==> flow/design.v <==
`timescale 1ns / 1ps
module RegisterFile (
	input wire[3:0] RS,
	input wire[3:0] RT,
	input wire[3:0] RD,
	input wire [23:0] WriteData,
	input RegWrite,
	input Clock,
	output [23:0] ReadRS,
	output [23:0] ReadRT
);
reg[23:0] Register[15:0];
assign zero  = Register[4'b0000];
assign r1	 = Register[4'b0001];
assign r2	 = Register[4'b0010];
assign r3	 = Register[4'b0011];
assign r4	 = Register[4'b0100];
assign r5	 = Register[4'b0101];
assign r6	 = Register[4'b0110];
assign r7	 = Register[4'b0111];
assign r8	 = Register[4'b1000];
assign r9	 = Register[4'b1001];
assign r10	 = Register[4'b1010];
assign r11	 = Register[4'b1011];
assign r12	 = Register[4'b1100];
assign r13	 = Register[4'b1101];
assign r14	 = Register[4'b1110];
assign r15	 = Register[4'b1111];
reg[47:0] MULREG;
always @ (posedge Clock)
begin
	if(RegWrite)
	begin
		Register[RD] <= WriteData;
	end
end
assign ReadRS = Register[RS]; 
assign ReadRT = Register[RT]; 
endmodule
Tool chain data of RegisterFile
What the tools print for RegisterFile, step after step.
Lines are those of the file above, counted from 1.
Operators carry their Yosys type and port widths (W data, S select, Z words).
Cell names lack the library's common part.
A cell with n/a has no value.

inputs
  design top = RegisterFile
  clock input = Clock
  standard-cell library = sky130hd
  corner = tt_025C_1v80

Word-level counts
Yosys after proc, flatten, opt, wreduce and memory -nomap, before mapping. Enables and synchronous resets that opt folds into registers are not counted as muxes. Memory bits, and registers merged into a memory's read port (data or address), are not among the register bits. Print and check cells are not counted. Equal cells are merged and count once.
Memory sizes are those after Yosys's memory passes, which may raise the word count (mostly to a power of two), join words into wider ones and drop unused or constant bits.

cells by class
  multiplexer cells = 3

operators by type and width
  cell      number
  $mux W24  1
  $mux W4   1
  $mux W1   1

storage and ports
  memory bits (writable) = 384
  input port bits = 38
  word-level cells = 4
  register bits = 0
  memories = 1
  output and inout bits = 48

memories
  memory    depth  bits a word  read ports  write ports  RTL line  source
  Register  16     24           2           1            12        reg[23:0] Register[15:0];

Longest topological paths
Yosys ltp: most cells in a row. Word level: on the elaborated netlist, between registers, memories and ports. Mapped: between sequential cells and ports; inverters and the memories' decode and read muxes count.

depth
  word-level depth = 1
  ABC_AREA = 0
  gate-level depth with buffers = 6
  mapped depth without buffers = 3

Mapped cells and area
Source: synth_stat.txt of the flow (Yosys; design flattened, memories mapped). It holds for the ABC_AREA given above (unset counts as 0); a run with the other value may have another netlist.

synthesis totals
  standard cells after synthesis = 817
  mapped area = 17260.3 sq um
  flip-flop cells = 384
  sequential part of the area = 11531.1 sq um
  buffer cells = 66

cells by type
  type      number  area in all (sq um)
  edfxtp_1  384     1.15E+04
  mux4_2    192     4.32E+03
  a22oi_1   96      720.691
  nand2_1   49      183.926
  clkbuf_1  35      131.376
  buf_6     10      112.608
  buf_2     21      105.101
  nor2_1    14      52.55
  nor2b_1   4       25.024
  nor3_1    4       20.019
  nand3b_1  2       15.014
  and2_1    2       12.512
  nand2b_1  2       12.512
  or3b_2    1       8.758
  nand3_1   1       5.005

Path before layout
Path of least setup slack by OpenSTA after synthesis, without wires, with an ideal clock, recovery checks aside; 20% of the period is set as input and as output delay. Where synthesis merged equal registers, the netlist keeps one of their names.

path after synthesis
  kind = input-to-reg
  start = in RD[2]
  end = mem Register[0][0]
  period = 5.75 ns
  path buffers = 0
  stages = 2
  launch time at the first pin = 1.150 ns
  external input delay = 1.150 ns
  path slack = 1.983 ns
  data arrival time = 3.332 ns
  path delay = 2.617 ns
  period reached after synthesis = 3.767 ns

"path delay" = arrival - input delay + setup time.
"stages": output pins that drive a net of the path, with the launching flip-flop's if there is one; two outputs of one cell count as two.
"period reached after synthesis" is the clock period less the worst setup slack; recovery checks do not enter. This is arithmetic on one report: input and output delays are still those of the set period (20% each).
The rows between start and end are the longest chain of elaborated cells between them; the timing report does not say that the signal goes this way. Where chains are equally long, one stands for them.
A line is the first line of the expression or statement that the cell stems from. Yosys adds cells for indexed reads and writes and turns some case tables into memories.

between the ends, after synthesis
  cell sequence = or3b_2 nor3_1
  length of the longest elaborated chain = 1
  elaborated cells between the ends (all ways) = 1
  RTL lines with such cells = 1

RTL lines, path after synthesis
  element      RTL line  source
  from (decl)  5         input wire[3:0] RD,
  $mux W4      32        if(RegWrite)
  to (decl)    12        reg[23:0] Register[15:0];

Worst path after layout
From the final timing report of stored run 1: the path of least setup slack in the routed layout; clock arrival at registers is part of the times.

path post-layout
  kind = input-to-output
  start = in RT[0]
  end = out ReadRT[0]
  path slack = 0.35 ns
  period = 3.9 ns
  external input delay = 0.78 ns
  stages = 6
  path buffers = 3
  data arrival time = 2.77 ns
  external output delay = 0.78 ns
  launch time at the first pin = 0.78 ns

The rows between start and end are the longest chain of elaborated cells between them; the timing report does not say that the signal goes this way. Where chains are equally long, one stands for them.
The chain passes a memory read, where the word-level depth is cut; so it can be longer than that depth.

between the ends, post-layout
  cell sequence = buf_6 buf_4 mux4_2 a22oi_1 nand2_1 clkdlybuf4s50_1
  length of the longest elaborated chain = 1
  elaborated cells between the ends (all ways) = 1
  RTL lines with such cells = 1

RTL lines, path post-layout
  element          RTL line  source
  from (decl)      4         input wire[3:0] RT,
  $mem_v2 Z16 W24  12        reg[23:0] Register[15:0];
  to (decl)        10        output [23:0] ReadRT

==> results <==
Measured data: module RegisterFile, platform sky130hd, 2 stored runs of the flow under differing settings, order arbitrary. Input and output delays are each 20% of the period that was set; the output load is 0.01 pF.
"achieved clock period (ns)" = clock period - worst setup slack. The figure is calculated, with input and output delays left at 20% of the set period.
By "worst setup path time (ns)" is meant the share of the clock period that the worst setup path is allowed (20% is reserved at inputs, 20% at outputs), minus its slack. Clock arrival times at its registers enter into it.
"finish__power__total" is the tool's figure for a default switching activity; nothing was simulated.

settings of stored run 1
{
  "period_ns": 3.9,
  "SETUP_SLACK_MARGIN": -0.38,
  "CAP_MARGIN": 20,
  "CORE_MARGIN": 2,
  "CORE_UTILIZATION": 40,
  "SLEW_MARGIN": 20
}
report of stored run 1
yosys chip area after synthesis (um^2): 17260.3
finish__design__die__area: 44827.5
finish__design__instance__area__stdcell: 20586.0
finish__design__instance__utilization: 0.4811
finish__timing__setup__ws: 0.346
finish__timing__setup__tns: 0.000
finish__timing__hold__ws: 1.177
finish__power__total: 9.349e-03
achieved clock period (ns): 3.554
worst setup path time (ns): 1.99
worst setup path kind: input-to-output

settings of stored run 2
{
  "period_ns": 2.45,
  "CORE_UTILIZATION": 27,
  "PLACE_DENSITY": 0.89,
  "CORE_ASPECT_RATIO": 1.53,
  "CORE_MARGIN": 5,
  "CTS_CLUSTER_SIZE": 57,
  "SLEW_MARGIN": 10,
  "MAX_ROUTING_LAYER": "met4",
  "CAP_MARGIN": 20
}
report of stored run 2
yosys chip area after synthesis (um^2): 17260.3
finish__design__die__area: 69198.1
finish__design__instance__area__stdcell: 22083.7
finish__design__instance__utilization: 0.3487
finish__timing__setup__ws: -0.033
finish__timing__setup__tns: -0.047
finish__timing__hold__ws: 0.878
finish__power__total: 1.429e-02
achieved clock period (ns): 2.483
worst setup path time (ns): 1.99
worst setup path kind: reg-to-output
